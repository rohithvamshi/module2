==> flow/design.v <==
module register(
input clk,  
    input rst,  
    input [7:0]s_data,
    input s_valid,
    output reg s_ready,
    input  s_last,
    output reg  [7:0]m_data,
    output reg  m_valid,
    input m_ready,
    output reg  m_last
);
reg [7:0]data;
reg valid;
reg last;
wire ready;
  assign ready = m_ready;
  always@(posedge clk) begin
    if(rst)begin
        valid <= 1'b0;
        data <= 8'b0;
        last <= 1'b0;
    end
    else begin
         if(s_valid && ready) begin
            data <= s_data;
            valid <= s_valid;
            last <= s_last;
         end
         else begin
            valid <= 1'b0;
            last <= 1'b0;
         end
    end  
end
always@(posedge clk) begin
    m_data = data;
    m_valid = valid;
    m_last = last;
    s_ready = ready;
end
endmodule
# From RTL to reports: register
# The steps from the RTL of register to its reports follow in flow order.
# Line numbers count from 1 in the design file above.
# Cell names lack the library's common part.
# Not given: n/a
[inputs] top_module="register" clk_port="clk" library="sky130hd" corner="tt_025C_1v80"

# Word level
# Source: Yosys, flattened and elaborated, memories not mapped. Widths are those after wreduce. Registers that Yosys merges into a memory's read port (data or address) are not register bits. Print and check cells do not count. Equal cells are merged and count once.
[word_totals] ff_bits=21 elab_cells=10 input_bits=13
[op_classes] n_reduce_logical=2 n_logic=1
[op_table] cell="2-bit OR reduction" n=1
[op_table] cell="1-bit logical AND" n=1
[op_table] cell="1-bit inverter" n=1

# Depth
# Yosys ltp: most cells in a row. Word level: on the elaborated netlist, between registers, memories and ports. Mapped: between sequential cells and ports; inverters and the memories' decode and read muxes count.
[depth] ltp_word=3 abc_area=0 ltp_mapped=4

# Synthesis result
# Source: synth_stat.txt of the flow (Yosys; design flattened, memories mapped). It holds for the ABC_AREA given above (unset counts as 0); a run with the other value may have another netlist.
[synth_totals] mapped_cells=53 buf_cells=5 area_um2=644.4 ff_cells=21
[types] type="dfxtp_1" n=21 type_area_um2=420.403
[types] type="a21bo_2" n=7 type_area_um2=70.067
[types] type="nand3_1" n=8 type_area_um2=40.038
[types] type="a21oi_1" n=7 type_area_um2=35.034
[types] type="buf_6" n=3 type_area_um2=33.782
[types] type="a21bo_1" n=1 type_area_um2=10.01
[types] type="a21oi_2" n=1 type_area_um2=8.758
[types] type="buf_4" n=1 type_area_um2=7.507
[types] type="nor3b_1" n=1 type_area_um2=7.507
[types] type="clkbuf_1" n=1 type_area_um2=3.754
[types] type="nand2_1" n=1 type_area_um2=3.754
[types] type="nor2_1" n=1 type_area_um2=3.754

# Timing after synthesis
# Path of least setup slack by OpenSTA after synthesis, without wires, with an ideal clock, recovery checks aside; 20% of the period is set as input and as output delay. Where synthesis merged equal registers, the netlist keeps one of their names.
[synth_timing] path_kind="input to register" start="in m_ready" end="reg data[6]" in_delay_ns=0.194 t_arrival_ns=0.736 tclk_ns=0.972 slack_ns=0.168 delay_ns=0.609 required_ns=0.905 driving_pins=4 setup_ns=0.067 period_less_setup_slack_ns=0.804
# "delay_ns" is the arrival time less input delay plus setup time.
# "driving_pins" counts driving pins, that of a launching flip-flop among them; a cell with two outputs on the path counts twice.
# "period_less_setup_slack_ns" is the clock period less the worst setup slack; recovery checks do not enter. This is arithmetic on one report: input and output delays are still those of the set period (20% each).
# The rows between start and end are the longest chain of elaborated cells between them; the timing report does not say that the signal goes this way. Where chains are equally long, one stands for them.
# A line is the first line of the expression or statement that the cell stems from. Yosys adds cells for indexed reads and writes and turns some case tables into memories.
[synth_via] cell_sequence="buf_4 > buf_6 > a21bo_1 > a21oi_2" elab_chain_cells=1 cone_cells=1 lines_between=1 classes_between="reduce/logical (1)"
[synth_rtl] element="start, declared" line_no=10 source="input m_ready,"
[synth_rtl] element="1-bit logical AND" line_no=25 source="if(s_valid && ready) begin"
[synth_rtl] element="end, assigned" line_no=21 source="data <= 8'b0;"
[synth_rtl] element="end, assigned" line_no=26 source="data <= s_data;"
[synth_rtl] element="end, declared" line_no=13 source="reg [7:0]data;"

# Path in the finished layout
# Path of least setup slack in the final report of flow run A (OpenROAD, finished layout, wires in). Where an end is a register, its clock arrival counts in the times.
[layout_timing] path_kind="register to output" start="reg m_valid" end="out m_valid" required_ns=0.40 slack_ns=-0.33 out_delay_ns=0.10 driving_pins=2 t_arrival_ns=0.73 tclk_ns=0.5
[layout_via] cell_sequence="dfxtp_2 > buf_6" elab_chain_cells=0 cone_cells=0 lines_between=0
[layout_rtl] element="start, declared" line_no=9 source="output reg  m_valid,"
[layout_rtl] element="start, assigned" line_no=38 source="m_valid = valid;"
[layout_rtl] element="end, declared" line_no=9

Subject: register on sky130hd, stored results

Hello all,

Flow measurements of register on sky130hd: 2 stored runs with different settings, listed in no order. Input and output delays are each 20% of the period that was set; the output load is 0.01 pF.
"achieved clock period" is the run's clock period less its worst setup slack. It is reckoned from that one timing run; input and output delays stay at 20% of the period that was set.
"worst setup path time" = time allowed to the worst setup path (clock period - input delay - output delay, where it has them) - its slack; a late launch clock adds to it, a late capture clock takes from it.
"power" is the tool's figure for a default switching activity; nothing was simulated.
[flow run A] settings: period_ns=0.5, CAP_MARGIN=20, CORE_MARGIN=2, CORE_UTILIZATION=40, SLEW_MARGIN=20
[flow run A] result: chip area after synthesis (Yosys) 644.4 um^2, die area 1947.9 um^2, standard-cell area of the final layout 968.4 um^2, utilization 0.643, worst setup slack after layout -0.335 ns, total negative slack -5.302 ns, worst hold slack 0.235 ns, power 2.925 mW, achieved clock period 0.835 ns, worst setup path time 0.73 ns, worst setup path kind register to output
[flow run B] settings: period_ns=0.471, CORE_UTILIZATION=35, PLACE_DENSITY_LB_ADDON=0.15, CELL_PAD_IN_SITES_GLOBAL_PLACEMENT=2, CTS_CLUSTER_SIZE=67, CTS_CLUSTER_DIAMETER=45, SLEW_MARGIN=20, MAX_ROUTING_LAYER=met4, CAP_MARGIN=20, CORE_MARGIN=2
[flow run B] result: chip area after synthesis (Yosys) 644.4 um^2, die area 2200.1 um^2, standard-cell area of the final layout 993.5 um^2, utilization 0.575, worst setup slack after layout -0.361 ns, total negative slack -5.777 ns, worst hold slack 0.183 ns, power 3.119 mW, achieved clock period 0.832 ns, worst setup path time 0.74 ns, worst setup path kind register to output

Thanks
